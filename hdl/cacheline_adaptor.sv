==> flow/design.v <==
interface banked_mem_itf(
    input   bit         clk,
    input   bit         rst
);
    logic   [31:0]      addr;
    logic               read;
    logic               write;
    logic   [63:0]      wdata;
    logic               ready;
    logic   [31:0]      raddr;
    logic   [63:0]      rdata;
    logic               rvalid;
    bit                 error = 1'b0;
    modport dut (
        input           clk,
        input           rst,
        output          addr,
        output          read,
        output          write,
        output          wdata,
        input           ready,
        input           raddr,
        input           rdata,
        input           rvalid
    );
    modport mem (
        input           clk,
        input           rst,
        input           addr,
        input           read,
        input           write,
        input           wdata,
        output          ready,
        output          rdata,
        output          raddr,
        output          rvalid,
        output          error
    );
    modport mon (
        input           clk,
        input           rst,
        input           addr,
        input           read,
        input           write,
        input           wdata,
        input           ready,
        input           rdata,
        input           raddr,
        input           rvalid,
        input           error
    );
endinterface
interface mem_itf(
    input   bit         clk,
    input   bit         rst
);
    logic   [31:0]      addr;
    logic   [3:0]       rmask;
    logic   [3:0]       wmask;
    logic   [31:0]      rdata;
    logic   [31:0]      wdata;
    logic               resp;
    bit                 error = 1'b0;
    modport dut (
        input           clk,
        input           rst,
        output          addr,
        output          rmask,
        output          wmask,
        input           rdata,
        output          wdata,
        input           resp
    );
    modport mem (
        input           clk,
        input           rst,
        input           addr,
        input           rmask,
        input           wmask,
        output          rdata,
        input           wdata,
        output          resp,
        output          error
    );
    modport mon (
        input           clk,
        input           rst,
        input           addr,
        input           rmask,
        input           wmask,
        input           rdata,
        input           wdata,
        input           resp,
        output          error
    );
endinterface
interface mon_itf(
    input   bit             clk,
    input   bit             rst
);
            logic           valid [8];
            logic   [63:0]  order [8];
            logic   [31:0]  inst [8];
            logic           halt [8];
            logic   [4:0]   rs1_addr [8];
            logic   [4:0]   rs2_addr [8];
            logic   [31:0]  rs1_rdata [8];
            logic   [31:0]  rs2_rdata [8];
            logic   [4:0]   rd_addr [8];
            logic   [31:0]  rd_wdata [8];
            logic   [31:0]  pc_rdata [8];
            logic   [31:0]  pc_wdata [8];
            logic   [31:0]  mem_addr [8];
            logic   [3:0]   mem_rmask [8];
            logic   [3:0]   mem_wmask [8];
            logic   [31:0]  mem_rdata [8];
            logic   [31:0]  mem_wdata [8];
            bit             error = 1'b0;
endinterface
package rv32i_types;
    typedef enum logic [6:0] {
        op_b_lui   = 7'b0110111,  
        op_b_auipc = 7'b0010111,  
        op_b_jal   = 7'b1101111,  
        op_b_jalr  = 7'b1100111,  
        op_b_br    = 7'b1100011,  
        op_b_load  = 7'b0000011,  
        op_b_store = 7'b0100011,  
        op_b_imm   = 7'b0010011,  
        op_b_reg   = 7'b0110011,  
        op_b_csr   = 7'b1110011   
    } rv32i_op_b_t;
    typedef enum logic [6:0] {
        op_lui   = 7'b0110111,  
        op_auipc = 7'b0010111,  
        op_jal   = 7'b1101111,  
        op_jalr  = 7'b1100111,  
        op_br    = 7'b1100011,  
        op_load  = 7'b0000011,  
        op_store = 7'b0100011,  
        op_imm   = 7'b0010011,  
        op_reg   = 7'b0110011,  
        op_csr   = 7'b1110011   
    } rv32i_opcode;
    typedef enum bit [2:0] {
        beq  = 3'b000,
        bne  = 3'b001,
        blt  = 3'b100,
        bge  = 3'b101,
        bltu = 3'b110,
        bgeu = 3'b111
    } branch_funct3_t;
    typedef enum bit [2:0] {
        lb  = 3'b000,
        lh  = 3'b001,
        lw  = 3'b010,
        lbu = 3'b100,
        lhu = 3'b101
    } load_funct3_t;
    typedef enum bit [2:0] {
        sb = 3'b000,
        sh = 3'b001,
        sw = 3'b010
    } store_funct3_t;
    typedef enum bit [2:0] {
        add  = 3'b000,  
        sll  = 3'b001,
        slt  = 3'b010,
        sltu = 3'b011,
        axor = 3'b100,
        sr   = 3'b101,  
        aor  = 3'b110,
        aand = 3'b111
    } arith_funct3_t;
    typedef enum bit [2:0] {
        alu_add = 3'b000,
        alu_sll = 3'b001,
        alu_sra = 3'b010,
        alu_sub = 3'b011,
        alu_xor = 3'b100,
        alu_srl = 3'b101,
        alu_or  = 3'b110,
        alu_and = 3'b111
    } alu_ops;
    typedef enum bit [2:0] {
        mul     = 3'b000,
        mulh    = 3'b001,
        mulhsu  = 3'b010,
        mulhu   = 3'b011
    } mul_funct3_t;
    typedef enum bit [2:0] {
        div = 3'b100,
        divu = 3'b101,
        rem = 3'b110,
        remu = 3'b111
    } div_funct3_t;
    typedef enum bit [2:0] {
        mul_uu      = 3'b000,
        mul_ss      = 3'b001,
        mul_su      = 3'b010
    } mul_ops;
endpackage
package module_types;
    localparam I_QUEUE_D_WIDTH = 64+32+1;
    localparam I_QUEUE_DEPTH = 32;
    localparam ROB_DEPTH = 16;
    localparam ROB_ADDR_WIDTH = $clog2(ROB_DEPTH);
    localparam ROB_IDX_SIZE = $clog2(ROB_DEPTH);
    localparam PHYS_REGSIZE = 64;
    localparam HALF_PHYS_REGSIZE = 32;
    localparam HALF_PHYS_REG_ADDR = $clog2(HALF_PHYS_REGSIZE);
    localparam PHYS_REG_ADDR = $clog2(PHYS_REGSIZE);
    localparam RES_SIZE = 16;
    localparam RES_ADDR_WIDTH = $clog2(RES_SIZE);
    localparam MULT_RES_SIZE = 8;
    localparam M_RES_ADDR_WIDTH = $clog2(MULT_RES_SIZE);
    localparam BR_DIV_RES_SIZE = 8;
    localparam BD_RES_ADDR_WIDTH = $clog2(BR_DIV_RES_SIZE);
    localparam BTB_HEIGHT = 128;
    localparam BTB_SET_IDX = $clog2(BTB_HEIGHT);
    localparam BTB_TAG_SIZE = 32 - BTB_SET_IDX - 2;
    localparam BP_HEIGHT = 64;
    localparam BP_SET_IDX = $clog2(BP_HEIGHT);
    typedef struct packed {
        logic  valid;
        logic [63:0]  order;   
        logic [31:0]  inst;
        logic [4:0]  rs1_addr;
        logic [4:0] rs2_addr;
        logic [31:0] rs1_rdata;
        logic [31:0] rs2_rdata;
        logic [4:0] rd_addr;
        logic [31:0] rd_wdata;
        logic [31:0] pc_rdata;
        logic [31:0] pc_wdata;
        logic [31:0] mem_addr;
        logic [3:0]  mem_rmask;
        logic [3:0]  mem_wmask;
        logic [31:0] mem_rdata;
        logic [31:0] mem_wdata;
    } RVFI_signals_t;
    typedef struct packed {
        logic [31:0] inst;
        logic [PHYS_REG_ADDR-1:0]  rs1_s;
        logic [PHYS_REG_ADDR-1:0]  rs2_s;
        logic [PHYS_REG_ADDR-1:0]  rd_s;            
        logic [31:0] rd_v;
        logic [6:0] opcode;
        logic [2:0] fuop;
        logic [2:0] funct3;
        logic [31:0] sext_imm;
        logic ALUsrc;
        logic filled;
        logic rs1_valid;
        logic rs2_valid;
        logic [ROB_IDX_SIZE-1:0] robIndex;
        logic [31:0] pc;
        logic [31:0] pc_next;
        logic  br_pred;
    } reservationStation_reg_t;
    typedef struct packed {
        logic [31:0] inst;
        logic [PHYS_REG_ADDR-1:0]  rs1_s;
        logic [PHYS_REG_ADDR-1:0]  rs2_s;
        logic [PHYS_REG_ADDR-1:0]  rd_s;            
        logic [31:0] rs1_v;
        logic [31:0] rs2_v;
        logic [31:0] rd_v;
        logic [6:0] opcode;
        logic [2:0] fuop;
        logic [2:0] funct3;
        logic [31:0] sext_imm;
        logic ALUsrc;
        logic filled;
        logic rs1_valid;
        logic rs2_valid;
        logic [ROB_IDX_SIZE-1:0] robIndex;
        logic [31:0] pc;
        logic [31:0] pc_next;
        logic  br_pred;
    } functional_unit_t;
    typedef struct packed {
        RVFI_signals_t rvfi_signals;
        logic [PHYS_REG_ADDR-1:0]    phys_addr;
        logic [4:0]    rd_addr;
        logic store_inst;
        logic control_inst;
        logic br_inst;
        logic [31:0] pc;
        logic [31:0] pc_next;
        logic taken;
        logic br_miss;
        logic ready;
    } rob_entry_t;
    typedef enum bit [2:0] {
        arith   = 3'b000,
        comp    = 3'b001,
        mult    = 3'b010,
        agen    = 3'b011,
        branch  = 3'b100,
        division = 3'b101
    } func_unit_sel_t;
    typedef struct packed {
        logic [31:0]        inst;
        logic               ALUsrc;
        logic   [2:0]       fuop;
        logic   [4:0]       rd_addr;
        logic   [4:0]       rs1_addr;
        logic   [4:0]       rs2_addr;
        logic   [31:0]      sext_imm;
        logic   [6:0]       funct7;  
        logic   [2:0]       funct3;
        logic   [6:0]       opcode;  
        func_unit_sel_t     func_unit_sel;
        logic [31:0] pc;
        logic [31:0] pc_next;
        logic  br_pred;
    } decoded_output_t;
    typedef struct packed {
        logic [PHYS_REG_ADDR-1:0]     phys_addr;
        logic           RAT_valid;
    } rat_entry_t;
    typedef struct packed {
        logic [31:0] data;
        logic valid;
        logic [PHYS_REG_ADDR-1:0] commit_phys_rd_addr;
        logic [4:0] commit_arch_rd_addr;
        logic [ROB_IDX_SIZE-1:0] ROB_id;
        logic [31:0] mem_addr;
        logic [3:0] mem_rmask;
        logic [3:0] mem_wmask;
        logic [31:0] mem_wdata;
        logic [31:0] mem_rdata;
        logic [31:0] pc_next;
        logic br_miss;
        logic br_en;
    } cdb_output_t;
    typedef struct packed {
        logic [31:0] mem_addr;
        logic [31:0] mem_wdata;
        logic [3:0] mem_wmask;
    } store_buf_entry_t;
    typedef struct packed{
        logic   [31:0]  dfp_addr;
        logic           dfp_read;
        logic           dfp_write;
        logic   [255:0] dfp_rdata;
        logic   [255:0] dfp_wdata;
        logic           dfp_resp;
    } cache_dfp_port_t;
    typedef struct packed {
        logic [31:0] target_addr;
        logic [BTB_TAG_SIZE-1:0] tag;
        logic  valid;
    } BTB_read_t;
    typedef enum bit [1:0] {  
        STRONGLY_NOT, WEAKLY_NOT, WEAKLY_TAKEN, STRONGLY_TAKEN
    } TWO_BIT_SAT_COUNTER;
endpackage
module cacheline_adaptor(
    input   logic           clk,
    input   logic           rst,
    input  logic   [31:0]  ufp_addr,  
    input  logic           ufp_read,  
    input  logic           ufp_write,  
    output logic   [255:0] ufp_rdata,  
    input  logic   [255:0] ufp_wdata,  
    output logic           ufp_resp,  
    output  logic   [31:0]  dfp_addr,  
    output  logic           dfp_read,  
    output  logic           dfp_write,  
    input   logic   [63:0]  dfp_rdata,  
    output  logic   [63:0]  dfp_wdata,  
    input   logic           dfp_resp  
);
    logic [255:0]   rdata, rdata_ff;
    logic [255:0]   wdata, wdata_ff;
    logic [31:0]    mem_addr, mem_addr_ff;
    enum int unsigned {  
        IDLE, READ_REQ, READ_ACCUM_1, READ_ACCUM_2, READ_ACCUM_3, READ_ACCUM_4 , WRITE_1, WRITE_2, WRITE_3, WRITE_4  
    } curr_state, next_state;
    always_ff @(posedge clk) begin
        if(rst) begin
            curr_state <= IDLE;
        end else begin
            curr_state <= next_state;
            rdata_ff <= rdata;
            wdata_ff <= wdata;
            mem_addr_ff <= mem_addr;
        end
    end
    always_comb begin
        dfp_addr = '0;
        dfp_read = '0;
        dfp_write = '0;
        dfp_wdata = '0;
        ufp_resp = '0;
        ufp_rdata = '0;
        rdata = rdata_ff;
        wdata = wdata_ff;
        next_state = curr_state;
        mem_addr = mem_addr_ff;
        unique case(curr_state)
            IDLE: begin
                if(ufp_read) begin
                    mem_addr = ufp_addr;
                    next_state = READ_REQ;
                end
                else if(ufp_write) begin
                    mem_addr = ufp_addr;
                    next_state = WRITE_1;
                    wdata = ufp_wdata;
                end
            end
            READ_REQ: begin
                dfp_addr = mem_addr_ff;
                dfp_read = 1'b1;
                next_state = READ_ACCUM_1;
            end
            READ_ACCUM_1: begin
                if(dfp_resp) begin
                    rdata[63:0] = dfp_rdata;
                    next_state = READ_ACCUM_2;
                end
            end
            READ_ACCUM_2: begin
                rdata[127:64] = dfp_rdata;
                next_state = READ_ACCUM_3;
            end
            READ_ACCUM_3: begin
                rdata[191:128] = dfp_rdata;
                next_state = READ_ACCUM_4;
            end
            READ_ACCUM_4: begin
                rdata[255:192] = dfp_rdata;
                ufp_rdata = rdata;
                ufp_resp = 1'b1;
                next_state = IDLE;
            end
            WRITE_1: begin
                dfp_addr = mem_addr_ff;
                dfp_write = 1'b1;
                dfp_wdata = wdata_ff[63:0];
                next_state = WRITE_2;
            end
            WRITE_2: begin
                dfp_addr = mem_addr_ff;
                dfp_write = 1'b1;
                dfp_wdata = wdata_ff[127:64];
                next_state = WRITE_3;
            end
            WRITE_3: begin
                dfp_addr = mem_addr_ff;
                dfp_write = 1'b1;
                dfp_wdata = wdata_ff[191:128];
                next_state = WRITE_4;
            end
            WRITE_4: begin
                dfp_addr = mem_addr_ff;
                dfp_write = 1'b1;
                dfp_wdata = wdata_ff[255:192];
                ufp_resp = 1'b1;
                next_state = IDLE;
            end
            default: begin
            end
        endcase
    end
endmodule: cacheline_adaptor
**Step by step through the tools: cacheline_adaptor**

Tool output for the design above, in the order of the flow.
Lines are those of the file above, counted from 1.
Operators: Yosys type, input widths -> output width; for muxes data width and select width s.
Cell names lack the library's common part.
The mark -- stands for no value.

- Top module: cacheline_adaptor
- Clock port: clk
- Standard-cell library: sky130hd
- Library corner: tt_025C_1v80

**After elaboration**

Source: Yosys, flattened and elaborated, memories not mapped. Widths are those after wreduce. Registers that Yosys merges into a memory's read port (data or address) are not register bits. Print and check cells do not count. Equal cells are merged and count once.

- Bits in registers: 512

- Bitwise logic cells: 2
- Reduce/logical cells: 12
- Multiplexer cells: 12
- Equal/unequal tests: 11

Operators with widths:

| kind | number |
|---|---|
| $pmux 32 s9 | 1 |
| $pmux 64 s4 | 1 |
| $mux 256 | 1 |
| $mux 32 | 6 |
| $eq 32x3->1 const B | 4 |
| $eq 32x2->1 const B | 2 |
| $eq 32x4->1 const B | 2 |
| $eq 32x1->1 const B | 1 |
| $logic_not 32->1 | 1 |
| $reduce_and 3->1 | 3 |
| $reduce_bool 9->1 | 1 |
| $reduce_or 5->1 | 1 |
| $reduce_and 2->1 | 2 |
| $reduce_and 4->1 | 1 |
| $reduce_or 4->1 | 1 |
| $ne 3x3->1 const B | 1 |
| $mux 1 | 3 |
| $not 1->1 | 2 |
| $ne 2x2->1 const B | 1 |
| $reduce_bool 2->1 | 1 |
| $reduce_or 2->1 | 1 |

**Depth**

Yosys ltp: most cells in a row. Word level: on the elaborated netlist, between registers, memories and ports. Mapped: between sequential cells and ports; inverters and the memories' decode and read muxes count.

- Word-level depth: 4
- ABC_AREA: 0
- Gate-level depth with buffers: 4
- Depth with buffers taken out: 2

**Mapped cells and area**

Source: synth_stat.txt of the flow (Yosys; design flattened, memories mapped). It holds for the ABC_AREA given above (unset counts as 0); a run with the other value may have another netlist.
Totals and module areas in this step are rounded.

Cells by type:

| cell type | number | area in all (um^2) |
|---|---|---|
| edfxtp_1 | 480 | 1.44E+04 |
| and2_1 | 256 | 1.6E+03 |
| a22oi_1 | 128 | 960.922 |
| nand2_1 | 65 | 243.984 |
| a21boi_0 | 31 | 232.723 |
| dfxtp_1 | 10 | 200.192 |
| buf_2 | 27 | 135.13 |
| clkbuf_1 | 33 | 123.869 |
| nor2b_1 | 5 | 31.28 |
| nor4_4 | 1 | 21.27 |
| nor4bb_1 | 2 | 20.019 |
| clkbuf_2 | 3 | 15.014 |
| a211o_1 | 1 | 8.758 |
| and3b_1 | 1 | 8.758 |
| a21boi_1 | 1 | 7.507 |
| inv_1 | 2 | 7.507 |
| nor2_1 | 2 | 7.507 |
| nor3b_1 | 1 | 7.507 |

Not listed: further types 3, cells in them 3.

- Area of sequential cells: 14600 um^2
- Mapped cells: 1052
- Flip-flops: 490
- Buffer cells: 63
- Mapped area: 18100 um^2

**Path before layout**

OpenSTA on the mapped netlist: ideal clock, no wires. The path of least setup slack (recovery checks aside). Input and output delay are each 20% of the period. Register names are those of the netlist, which keeps one name where synthesis merged equal registers.

- Path kind: in2reg
- Start: input port ufp_read
- End: register wdata_ff[0]
- Clock period: 33.0 ns
- Path slack: 0.622 ns
- Stages: 1
- Arrival time: 30.867 ns
- Input delay: 6.600 ns
- Library setup time: 1.511 ns
- Path delay: 25.778 ns
- Period reached after synthesis: 32.378 ns

"path delay" = arrival - input delay + setup time.
"stages": output pins that drive a net of the path, with the launching flip-flop's if there is one; two outputs of one cell count as two.
"period reached after synthesis" is the clock period less the worst setup slack; recovery checks do not enter. This is arithmetic on one report: input and output delays are still those of the set period (20% each).
The rows between start and end are the longest chain of elaborated cells between them; the timing report does not say that the signal goes this way. Where chains are equally long, one stands for them.
A line is the first line of the expression or statement that the cell stems from. Yosys adds cells for indexed reads and writes and turns some case tables into memories.

- Path through: nor4bb_1
- Length of the longest elaborated chain: 2
- Elaborated cells on any way between the ends: 2
- RTL lines with such cells: 0
- Those cells by class: 1 x logic; 1 x reduce/logical

RTL lines, path post-synthesis:

| item | line | RTL |
|---|---|---|
| start, declared | 364 | `input  logic           ufp_read,` |
| $not 1->1 | -- |  |
| $reduce_and 4->1 | -- |  |
| end, assigned | 388 | `wdata_ff <= wdata;` |
| end, declared | 377 | `logic [255:0]   wdata, wdata_ff;` |

Module cacheline_adaptor, platform sky130hd: 2 stored runs of the flow (Yosys, OpenROAD) with differing settings, in no particular order. Input and output delays are each 20% of the period that was set; the output load is 0.01 pF.

### Run 1

==> flow/run.sh <==
#!/bin/bash
# the make line also repeats the synthesis and layout settings of config.mk as NAME=value (left out here)
make -C /OpenROAD-flow-scripts/flow DESIGN_CONFIG=/design/flow/config.mk WORK_HOME=/design/flow/orfs CLKGATE_MAP_FILE= finish
==> flow/config.mk <==
export PLATFORM = sky130hd
export DESIGN_NAME = cacheline_adaptor
export DESIGN_NICKNAME = cacheline_adaptor
export VERILOG_FILES = /design/flow/design.v
export SDC_FILE = /design/flow/constraint.sdc
export NUM_CORES = 4
export LEC_CHECK = 0
export CAP_MARGIN = 25
export CELL_PAD_IN_SITES_GLOBAL_PLACEMENT = 2
export CORE_ASPECT_RATIO = 1.76
export CORE_MARGIN = 2
export CORE_UTILIZATION = 62
export GPL_ROUTABILITY_DRIVEN = 0
export SETUP_SLACK_MARGIN = 1.02
export SLEW_MARGIN = 20
==> flow/constraint.sdc <==
create_clock -name core_clock -period 53.9 [get_ports {clk}]
set_input_delay 10.7800 -clock core_clock [delete_from_list [all_inputs] [get_ports {clk}]]
set_output_delay 10.7800 -clock core_clock [all_outputs]
set_load 0.01 [all_outputs]

Outcome of run 1: no final report: placement broke off with PPL-0024

### Run 2

==> flow/run.sh <==
#!/bin/bash
# the make line also repeats the synthesis and layout settings of config.mk as NAME=value (left out here)
make -C /OpenROAD-flow-scripts/flow DESIGN_CONFIG=/design/flow/config.mk WORK_HOME=/design/flow/orfs CLKGATE_MAP_FILE= finish
==> flow/config.mk <==
export PLATFORM = sky130hd
export DESIGN_NAME = cacheline_adaptor
export DESIGN_NICKNAME = cacheline_adaptor
export VERILOG_FILES = /design/flow/design.v
export SDC_FILE = /design/flow/constraint.sdc
export NUM_CORES = 4
export LEC_CHECK = 0
export CAP_MARGIN = 20
export CELL_PAD_IN_SITES_DETAIL_PLACEMENT = 1
export CORE_MARGIN = 5
export CORE_UTILIZATION = 57
export CTS_CLUSTER_DIAMETER = 63
export CTS_CLUSTER_SIZE = 48
export PLACE_DENSITY_LB_ADDON = 0.06
export SLEW_MARGIN = 20
==> flow/constraint.sdc <==
create_clock -name core_clock -period 29.8 [get_ports {clk}]
set_input_delay 5.9600 -clock core_clock [delete_from_list [all_inputs] [get_ports {clk}]]
set_output_delay 5.9600 -clock core_clock [all_outputs]
set_load 0.01 [all_outputs]

Outcome of run 2: no final report: placement broke off with PPL-0024
